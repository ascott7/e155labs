==> flow/design.v <==
module lab1_as (input logic clk,
                    input logic [3:0] s,
                    output logic [7:0] led,
                    output logic [6:0] seg);
    logic[31:0] count;
    logic old_led;
    initial
        begin
        old_led <= 1'b1;
        count <= 32'b0;
        end
    assign led[0] = s[0];
    assign led[1] = ~s[0];
    assign led[2] = s[1];
    assign led[3] = ~s[1];
    assign led[4] = s[2];
    assign led[5] = ~s[2];
    assign led[6] = s[2] & s[3];
    assign led[7] = old_led;
    always_ff @(posedge clk)
        begin
        count <= count + 1;
        if (count === 32'd8320000)
            begin
            old_led = ~old_led;
            count <= 32'b0;
            end
        end
    seven_seg_disp display(s, seg);
endmodule
module seven_seg_disp(input logic [3:0] s,
                    output logic [6:0] seg);
always_comb
case(s)
    4'b0000 : seg = 7'b1000000;
    4'b0001 : seg = 7'b1111001;
    4'b0010 : seg = 7'b0100100;
    4'b0011 : seg = 7'b0110000;
    4'b0100 : seg = 7'b0011001;
    4'b0101 : seg = 7'b0010010;
    4'b0110 : seg = 7'b0000010;
    4'b0111 : seg = 7'b1111000;
    4'b1000 : seg = 7'b0000000;
    4'b1001 : seg = 7'b0011000;
    4'b1010 : seg = 7'b0001000;
    4'b1011 : seg = 7'b0000011;
    4'b1100 : seg = 7'b0100111;
    4'b1101 : seg = 7'b0100001;
    4'b1110 : seg = 7'b0000110;
    4'b1111 : seg = 7'b0001110;
    default : seg = 7'b0000000;
endcase
endmodule
# Tool chain data of lab1_as
# What the tools print for lab1_as, step after step.
# Lines are those of the file above, counted from 1.
# Library cell names are shortened.
# The mark -- stands for no value.
# inputs
top	lab1_as
clock	clk
lib	sky130hd
pvt_corner	tt_025C_1v80

# Word-level counts
# Yosys after proc, flatten, opt, wreduce and memory -nomap, before mapping. Enables and synchronous resets that opt folds into registers are not counted as muxes. Memory bits, and registers merged into a memory's read port (data or address), are not among the register bits. Print and check cells are not counted. Equal cells are merged and count once.
# Memory sizes are those after Yosys's memory passes, which may raise the word count (mostly to a power of two), join words into wider ones and drop unused or constant bits.
# bits
memories	1
register_bits	33
output_inout_bits	15
word_cells	10
inputBits	5
mem_bits_ro	112
# op_classes
n_eq	1
logic	5
addsub	1
# memory_table
name	size	width	rd	write_ports	line_no	rtl
(no name shown)	16	7	1	0	34	case(s)
# ops
operator	n
adder 32 x 1 -> 32 bit (second input constant)	1
=== test 32 x 23 -> 1 bit (second input constant)	1
NOT 1 bit	4
bitwise AND 1 bit	1

# Depth
# Yosys ltp: most cells in a row. Word level: on the elaborated netlist, between registers, memories and ports. Mapped: between sequential cells and ports; inverters and the memories' decode and read muxes count.
# depth
word_depth	1
abc_area	0
depth_mapped	8
mapped_depth_nobuf	7

# Synthesis result
# Source: synth_stat.txt of the flow (Yosys; design flattened, memories mapped). It holds for the ABC_AREA given above (unset counts as 0); a run with the other value may have another netlist.
# by_type
cell_type	n	type_area_um2
dfxtp_1	32	640.614
xnor2_1	14	122.618
xor2_1	14	122.618
ha_1	7	87.584
nor2_1	21	78.826
nand3_1	13	65.062
nand2_1	17	63.811
nand4_1	7	43.792
inv_1	11	41.29
buf_4	4	30.029
edfxtp_1	1	30.029
and3_1	4	25.024
nor4_2	2	25.024
mux4_2	1	22.522
and4b_1	2	20.019
mux2i_1	2	20.019
nor3_1	4	20.019
o21ai_0	4	20.019
# Other cell types: 20; their cells: 30.
# mapped
stdcells	190
yosys_area_um2	1719.1
flip_flops	33
# The figures by module come from a second, unflattened synthesis with its own total; it is not the netlist above.
# unflattened
cells_unflattened	201
area_unflattened_um2	1741.7
# Each row is one instance without its submodules.
# by_module
module	cells	mod_area_um2	instances
lab1_as	170	1511.4	1
seven_seg_disp	31	230.2	1

# Timing after synthesis
# Source: OpenSTA report_checks on the synthesized netlist (no wires, ideal clock, input and output delay 20% of the period each), path of least setup slack; recovery checks are left aside. Register names are those of the netlist, which keeps one name where synthesis merged equal registers.
# synth_path
kind	flip-flop to flip-flop
startpoint	reg count[5]
endpoint	reg old_led
delay_ns	1.806
path_stages	6
path_buffers	1
slack_ns	-0.046
clock_period_ns	1.76
t_arrival_ns	1.512
period_less_setup_slack_ns	1.806
# "delay_ns" = arrival - input delay + setup time.
# "path_stages" counts driving pins, that of a launching flip-flop among them; a cell with two outputs on the path counts twice.
# "period_less_setup_slack_ns" is the clock period less the worst setup slack; recovery checks do not enter. This is arithmetic on one report: input and output delays are still those of the set period (20% each).
# The rows between start and end are the longest chain of elaborated cells between them; the timing report does not say that the signal goes this way. Where chains are equally long, one stands for them.
# A line is the first line of the expression or statement that the cell stems from. Yosys adds cells for indexed reads and writes and turns some case tables into memories.
# synth_between
cell_sequence	dfxtp_1 or4_1 nor4_2 nand4_2 nor2_4 buf_6
elab_chain_cells	1
# synth_rtl
item	line_no	rtl
from (decl)	5	logic[31:0] count;
from (assign)	22	count <= count + 1;
from (assign)	26	count <= 32'b0;
=== test 32 x 23 -> 1 bit	23	if (count === 32'd8320000)
to (assign)	25	old_led = ~old_led;
to (decl)	6	logic old_led;

# Path in the finished layout
# From the final timing report of stored run 1: the path of least setup slack in the routed layout; clock arrival at registers is part of the times.
# layout_path
kind	flip-flop to flip-flop
startpoint	reg count[29]
endpoint	reg old_led
clock_period_ns	1.58
path_buffers	1
path_stages	6
t_arrival_ns	1.79
slack_ns	-0.22
# The rows between start and end are the longest chain of elaborated cells between them; the timing report does not say that the signal goes this way. Where chains are equally long, one stands for them.
# layout_between
cell_sequence	dfxtp_2 or4_4 nor4_4 nand4_2 nor2_4 buf_6
elab_chain_cells	1
# layout_rtl
item	line_no	rtl
from (decl)	5	logic[31:0] count;
from (assign)	22	count <= count + 1;
from (assign)	26	count <= 32'b0;
=== test 32 x 23 -> 1 bit	23	if (count === 32'd8320000)
to (assign)	25	old_led = ~old_led;
to (decl)	6	logic old_led;

# Flow measurements of lab1_as on sky130hd: 2 stored runs with different settings, listed in no order. Input and output delays are each 20% of the period that was set; the output load is 0.01 pF.
# "worst_path_ns": the worst setup path's part of the clock period (all of it between registers, 20% less for each end at a port) less its slack. A launch clock that arrives late makes it longer, a capture clock that arrives late makes it shorter.
# "fin_power_w" is the tool's figure for a default switching activity; nothing was simulated.
# A setting shown as -- is not set for that run.
stored run	period_ns	CORE_UTILIZATION	SETUP_SLACK_MARGIN	PLACE_DENSITY_LB_ADDON	CORE_ASPECT_RATIO	CORE_MARGIN	CELL_PAD_IN_SITES_DETAIL_PLACEMENT	TNS_END_PERCENT	GPL_TIMING_DRIVEN	GPL_ROUTABILITY_DRIVEN	CTS_CLUSTER_SIZE	MAX_ROUTING_LAYER	CAP_MARGIN	SLEW_MARGIN	final_hold_ws_ns	worstSetupSlack_ns	worst_path_ns	timing.worst_path_kind	timing.setup.tns_ns	die_area_um2	fin_power_w	post_route_stdcell_area_um2	post_synth_area_um2
stored run 1	1.58	29	0.37	0.18	0.5	2	0	40	0	0	37	met5	20	20	0.432	-0.215	1.80	flip-flop to flip-flop	-2.894	6597.6	0.001896	2426.1	1719.1
stored run 2	3.16	40	--	--	--	2	--	--	--	--	--	--	20	20	0.464	0.236	1.66	input port to output port	0.000	4838.6	0.0007801	2047.0	1719.1
